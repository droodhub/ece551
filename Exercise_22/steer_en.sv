==> flow/design.v <==
module steer_en(clk, rst_n, lft_ld, rght_ld, en_steer, rider_off);
	parameter fast_sim = 1;
	input clk, rst_n;
	input [11:0] lft_ld, rght_ld;
	output en_steer, rider_off;
	localparam MIN_RIDER_WT = 12'h200;
	localparam WT_HYSTERESIS = 8'h40;
	logic [12:0]sum;
	logic [11:0]diff;
	logic [11:0]abs_diff;
	logic [11:0]sum_15_16;
	logic [10:0]sum_1_4;
	logic clr, full;
	reg [25:0]tmr;
	reg rider_off;
	reg en_steer;
	assign sum = lft_ld + rght_ld;
	assign diff = lft_ld - rght_ld;
	assign abs_diff = (diff[11] == 1)? 1 + ~diff : diff;
	assign sum_lt_min = (sum < MIN_RIDER_WT - WT_HYSTERESIS);
	assign sum_gt_min = (sum > MIN_RIDER_WT + WT_HYSTERESIS);
	assign sum_15_16 = (sum[12:1]  + sum[12:2]   + sum[12:3]   + sum[12:4]  );
	assign sum_1_4 = sum[12:2];
	assign diff_gt_1_4 = (abs_diff > sum_1_4);
	assign diff_gt_15_16 = (abs_diff > sum_15_16);
	always @(posedge clk)
		if(clr)
			tmr <= '0;
		else
			tmr <= tmr + 1;
	generate if(fast_sim)
		assign full = &tmr[14:0];
		else
			assign full = &tmr;
	endgenerate
	steer_en_SM SM(.clk, .rst_n, .clr_tmr(clr), .tmr_full(full), .sum_gt_min, .sum_lt_min, .diff_gt_1_4, .diff_gt_15_16, .rider_off, .en_steer);
endmodule
module steer_en_SM(clk,rst_n,tmr_full,sum_gt_min,sum_lt_min,diff_gt_1_4,
                   diff_gt_15_16,clr_tmr,en_steer,rider_off);
  input clk;				 
  input rst_n;				 
  input tmr_full;			 
  input sum_gt_min;			 
  input sum_lt_min;			 
  input diff_gt_1_4;		 
  input diff_gt_15_16;		 
  output logic clr_tmr;		 
  output logic en_steer;	 
  output logic rider_off;	 
  typedef enum reg[1:0] {IDLE, RIDER_ON, STEER_ENABLED} state_t;
	state_t state, nxt_state;
  always_ff @(posedge clk, negedge rst_n) begin  
		if(!rst_n)
			state <= IDLE;
		else
			state <= nxt_state;
	end
  always_comb begin  
	nxt_state = state;
	clr_tmr = 1'b0;
	en_steer = 1'b0;
	rider_off = 1'b1;
	case(state)
		IDLE: begin 
				if(sum_gt_min) begin  
					rider_off = 1'b0;
					nxt_state = RIDER_ON;
					clr_tmr = 1'b1;
				end
			end	
		RIDER_ON: begin 
					if(sum_lt_min) begin  
						nxt_state = IDLE;
					end
					else if(~diff_gt_1_4 && tmr_full) begin 
						nxt_state = STEER_ENABLED;
						rider_off = 1'b0;
						en_steer = 1'b1;
						clr_tmr = 1'b1;
					end
					else if(~diff_gt_1_4) begin
						rider_off = 1'b0;
					end
					else begin  
						clr_tmr = 1'b1;
						rider_off = 1'b0;
					end
				end	
		STEER_ENABLED: begin
				if(sum_lt_min) begin  
					nxt_state = IDLE;
				end
				else if(diff_gt_15_16) begin
					nxt_state = RIDER_ON;
					clr_tmr = 1'b1;
					rider_off = 1'b0;
				end
				else begin  
					en_steer = 1'b1;
					rider_off = 1'b0;
				end
			end
		endcase
	end
endmodule
# From RTL to reports: steer_en

What the tools print for steer_en, step after step.
Line numbers count from 1 in the design file above.
Operators carry their Yosys type and port widths (W data, S select, Z words).
Cell names lack the library's common part.
Not given: --

Design top: steer_en
Clock port: clk
Standard-cell library: sky130hd
Library corner: tt_025C_1v80

# Word-level counts

Source: Yosys, flattened and elaborated, memories not mapped. Widths are those after wreduce. Registers that Yosys merges into a memory's read port (data or address) are not register bits. Print and check cells do not count. Equal cells are merged and count once.

Cells after elaboration: 48
Register bits: 28
Input bits: 26
Output and inout bits: 2

Add/sub/neg operators: 7
Eq/ne operators: 5
Reduce/logical cells: 6
Mux-type cells: 22
Bitwise gates (word level): 2
Order comparisons: 4

Operators by type and width:

| operator                | count |
| $add A26 B1 Y26 const B | 1 |
| $reduce_and A15 Y1      | 1 |
| $add A12 B12 Y13        | 1 |
| $gt A13 B10 Y1 const B  | 1 |
| $lt A13 B9 Y1 const B   | 1 |
| $add A1 B12 Y12 const A | 1 |
| $add A12 B10 Y12        | 1 |
| $add A12 B11 Y12        | 1 |
| $gt A12 B11 Y1          | 1 |
| $sub A12 B12 Y12        | 1 |
| $gt A12 B12 Y1          | 1 |
| $add A12 B9 Y12         | 1 |
| $not A12 Y12            | 1 |
| $mux W12                | 1 |
| $mux W1                 | 12 |
| $mux W2                 | 5 |
| $pmux W2 S3             | 1 |
| $reduce_and A4 Y1       | 1 |
| $pmux W1 S2             | 2 |
| $ne A3 B2 Y1 const B    | 1 |
| $ne A3 B3 Y1 const B    | 1 |
| $reduce_bool A3 Y1      | 1 |
| $pmux W1 S3             | 1 |
| $eq A2 B1 Y1 const B    | 1 |
| $eq A2 B2 Y1 const B    | 1 |
| $ne A2 B2 Y1 const B    | 1 |
| $logic_not A2 Y1        | 1 |
| $reduce_or A2 Y1        | 1 |

Other operator kinds: 2; their cells: 2.

# Longest topological paths

Longest topological path by Yosys (ltp), each cell counted once; first at word level (registers and memories cut), then after technology mapping (sequential cells cut; the memories' decode and read muxes count).

Depth in word-level cells: 10
ABC_AREA: 0
Depth in mapped cells: 34
Gate-level depth less buffers: 33

# After synthesis

Yosys stat after the flow's synthesis: flattened, memories mapped to cells. It holds for the ABC_AREA given above (unset counts as 0); a run with the other value may have another netlist.
The area totals of this step are shown rounded.

Cell types:

| cell     | count | total area (sq um) |
| ha_1     | 71    | 888.352 |
| dfxtp_1  | 15    | 300.288 |
| xnor2_1  | 33    | 289.027 |
| fa_1     | 13    | 260.25 |
| inv_1    | 69    | 258.998 |
| a21oi_1  | 38    | 190.182 |
| xor2_1   | 18    | 157.651 |
| nor2_1   | 29    | 108.854 |
| o21ai_0  | 19    | 95.091 |
| nor3_2   | 9     | 90.086 |
| a21o_1   | 11    | 82.579 |
| and3_1   | 12    | 75.072 |
| nand3_1  | 15    | 75.072 |
| nand2b_1 | 11    | 68.816 |
| nand2_1  | 15    | 56.304 |
| nor3_1   | 11    | 55.053 |
| dfrtp_1  | 2     | 50.048 |
| o211ai_1 | 6     | 45.043 |

Not listed: further types 56, cells in them 109.

Mapped flip-flops: 18
Cells in the netlist: 506
Synthesis area: 4050 sq um
Area of sequential cells: 377 sq um
Buffers: 13

The figures by module come from a second, unflattened synthesis with its own total; it is not the netlist above.

Cell total of the unflattened synthesis: 481
Area total of the unflattened synthesis: 3800 sq um

Each row is one instance without its submodules.

Modules:

| module      | times used | cells | area (sq um) | seq. area (sq um) |
| steer_en    | 1          | 462   | 3630         | 300 |
| steer_en_SM | 1          | 19    | 169          | 76.3 |

# Worst setup path after synthesis

Path of least setup slack by OpenSTA after synthesis, without wires, with an ideal clock, recovery checks aside; 20% of the period is set as input and as output delay. Where synthesis merged equal registers, the netlist keeps one of their names.

Path kind: in2out
Start point: input port lft_ld[0]
End point: output port en_steer
Buffers on the path: 0
Stages on the path: 29
Setup slack: -0.277 ns
Required time: 6.400 ns
Arrival time: 6.677 ns
Period: 8.0 ns
Input delay: 1.600 ns
External output delay: 1.600 ns
Time at the first pin: 1.600 ns
Delay of the path: 5.077 ns
Synthesis period reached: 8.277 ns

"delay of the path" is the arrival time less input delay plus setup time.
A path that ends at an output port has no setup time.
"stages on the path": output pins that drive a net of the path, with the launching flip-flop's if there is one; two outputs of one cell count as two.
"synthesis period reached" = period - worst setup slack (recovery checks aside). The figure is calculated, with input and output delays left at 20% of the set period.
The rows between start and end are the longest chain of elaborated cells between them; the timing report does not say that the signal goes this way. Where chains are equally long, one stands for them.
A line is the first line of the expression or statement that the cell stems from. Yosys adds cells for indexed reads and writes and turns some case tables into memories.

Path through: ha_1 -> inv_1 -> fa_1 -> o21ba_2 -> nor4_2 -> nor3_1 -> xnor2_1 -> xnor2_1 -> xnor2_1 -> fa_1 -> inv_1 -> ha_1 -> nor2b_1 -> o21ai_0 -> a21boi_0 -> o21ai_0 -> a21oi_1 -> o21ai_0 -> a21oi_1 -> or4_1 -> nand3_1 -> ha_1 -> nand4_1 -> nor2_1 -> inv_1 -> a21oi_1 -> o22ai_1 -> nand3_1 -> o21ai_0
Cells in the longest elaborated chain: 10
Elaborated cells between the ends (all ways): 18
Those cells by class: add/sub: 6; compare: 3; mux: 6; logic: 2; reduce/logical: 1

RTL lines, path after synthesis:

| what                | line | source |
| from (decl)         | 4    | `input [11:0] lft_ld, rght_ld;` |
| $sub A12 B12 Y12    | 18   | `assign diff = lft_ld - rght_ld;` |
| $not A12 Y12        | 19   | `assign abs_diff = (diff[11] == 1)? 1 + ~diff : diff;` |
| $add A1 B12 Y12     | 19   |  |
| $mux W12            | 19   |  |
| $gt A12 B11 Y1      | 24   | `assign diff_gt_1_4 = (abs_diff > sum_1_4);` |
| $not A1 Y1          | 75   | `else if(~diff_gt_1_4 && tmr_full) begin` |
| $logic_and A1 B1 Y1 | 75   |  |
| $mux W1             | 75   |  |
| $mux W1             | 72   | `if(sum_lt_min) begin` |
| $pmux W1 S2         | 63   | `case(state)` |
| to (decl)           | 5    | `output en_steer, rider_off;` |

# Worst path after layout

From the final timing report of stored run 1: the path of least setup slack in the routed layout; clock arrival at registers is part of the times.

Path kind: in2out
Start point: input port rght_ld[0]
End point: output port en_steer
Arrival time: 6.79 ns
Buffers on the path: 5
Input delay: 1.72 ns
Time at the first pin: 1.72 ns
Required time: 6.86 ns
Setup slack: 0.07 ns
External output delay: 1.72 ns
Stages on the path: 30
Period: 8.58 ns

The rows between start and end are the longest chain of elaborated cells between them; the timing report does not say that the signal goes this way. Where chains are equally long, one stands for them.

Path through: buf_8 -> ha_4 -> buf_4 -> nor2b_2 -> buf_4 -> o211a_1 -> or3_1 -> and2_4 -> buf_4 -> xor2_1 -> fa_1 -> inv_1 -> ha_1 -> a21o_1 -> a21oi_2 -> o21ai_1 -> a21oi_2 -> o21ai_0 -> a21oi_1 -> o21ai_1 -> a21oi_1 -> xor2_1 -> ha_1 -> a21o_1 -> a21oi_2 -> o21ai_2 -> o22ai_2 -> nand3_1 -> o21ai_1 -> buf_2
Cells in the longest elaborated chain: 10
Elaborated cells between the ends (all ways): 18
Those cells by class: add/sub: 6; compare: 3; mux: 6; logic: 2; reduce/logical: 1

RTL lines, path post-layout:

| what                | line | source |
| from (decl)         | 4    | `input [11:0] lft_ld, rght_ld;` |
| $sub A12 B12 Y12    | 18   | `assign diff = lft_ld - rght_ld;` |
| $not A12 Y12        | 19   | `assign abs_diff = (diff[11] == 1)? 1 + ~diff : diff;` |
| $add A1 B12 Y12     | 19   |  |
| $mux W12            | 19   |  |
| $gt A12 B11 Y1      | 24   | `assign diff_gt_1_4 = (abs_diff > sum_1_4);` |
| $not A1 Y1          | 75   | `else if(~diff_gt_1_4 && tmr_full) begin` |
| $logic_and A1 B1 Y1 | 75   |  |
| $mux W1             | 75   |  |
| $mux W1             | 72   | `if(sum_lt_min) begin` |
| $pmux W1 S2         | 63   | `case(state)` |
| to (decl)           | 5    | `output en_steer, rider_off;` |

## Implementation results

Measured results for steer_en: 2 stored runs of the Yosys and OpenROAD flow on sky130hd. The settings differ; the order carries no meaning. The constraints put input and output delay at 20% of the set period each and load the outputs with 0.01 pF.
"clock period reached" is the run's clock period less its worst setup slack. It is reckoned from that one timing run; input and output delays stay at 20% of the period that was set.
By "critical path time" is meant the share of the clock period that the worst setup path is allowed (20% is reserved at inputs, 20% at outputs), minus its slack. Clock arrival times at its registers enter into it.
Values from the reports are rounded here.

## Stored run 1

==> flow/run.sh <==
#!/bin/bash
# the make line also repeats the synthesis and layout settings of config.mk as NAME=value (left out here)
make -C /OpenROAD-flow-scripts/flow DESIGN_CONFIG=/design/flow/config.mk WORK_HOME=/design/flow/orfs CLKGATE_MAP_FILE= finish
==> flow/config.mk <==
export PLATFORM = sky130hd
export DESIGN_NAME = steer_en
export DESIGN_NICKNAME = steer_en
export VERILOG_FILES = /design/flow/design.v
export SDC_FILE = /design/flow/constraint.sdc
export NUM_CORES = 4
export LEC_CHECK = 0
export CAP_MARGIN = 20
export CORE_MARGIN = 2
export CORE_UTILIZATION = 40
export SLEW_MARGIN = 20
==> flow/constraint.sdc <==
create_clock -name core_clock -period 8.58 [get_ports {clk}]
set_input_delay 1.7160 -clock core_clock [delete_from_list [all_inputs] [get_ports {clk}]]
set_output_delay 1.7160 -clock core_clock [all_outputs]
set_load 0.01 [all_outputs]

| result of stored run 1 | value |
|---|---|
| clock period reached | 8.507 ns |
| setup slack of the worst path | 0.073 ns |
| standard-cell area after layout | 5890 sq um |
| utilization of the finished layout | 60.0% |
| die footprint | 10900 sq um |
| setup total negative slack | 0.000 ns |
| mapped cell area after synthesis | 4050 sq um |
| critical path time | 5.08 ns |
| worst path kind | in2out |

## Stored run 2

==> flow/run.sh <==
#!/bin/bash
# the make line also repeats the synthesis and layout settings of config.mk as NAME=value (left out here)
make -C /OpenROAD-flow-scripts/flow DESIGN_CONFIG=/design/flow/config.mk WORK_HOME=/design/flow/orfs CLKGATE_MAP_FILE= finish
==> flow/config.mk <==
export PLATFORM = sky130hd
export DESIGN_NAME = steer_en
export DESIGN_NICKNAME = steer_en
export VERILOG_FILES = /design/flow/design.v
export SDC_FILE = /design/flow/constraint.sdc
export NUM_CORES = 4
export LEC_CHECK = 0
export CAP_MARGIN = 20
export CELL_PAD_IN_SITES_GLOBAL_PLACEMENT = 2
export CORE_ASPECT_RATIO = 1.83
export CORE_MARGIN = 9
export CORE_UTILIZATION = 17
export CTS_CLUSTER_SIZE = 28
export GPL_TIMING_DRIVEN = 0
export PLACE_DENSITY = 0.9
export SETUP_SLACK_MARGIN = 0.57
export SLEW_MARGIN = 20
export TNS_END_PERCENT = 60
==> flow/constraint.sdc <==
create_clock -name core_clock -period 6.39 [get_ports {clk}]
set_input_delay 1.2780 -clock core_clock [delete_from_list [all_inputs] [get_ports {clk}]]
set_output_delay 1.2780 -clock core_clock [all_outputs]
set_load 0.01 [all_outputs]

| result of stored run 2 | value |
|---|---|
| clock period reached | 7.875 ns |
| setup slack of the worst path | -1.49 ns |
| standard-cell area after layout | 5690 sq um |
| utilization of the finished layout | 24.2% |
| die footprint | 30000 sq um |
| setup total negative slack | -13.4 ns |
| mapped cell area after synthesis | 4050 sq um |
| critical path time | 5.32 ns |
| worst path kind | in2out |
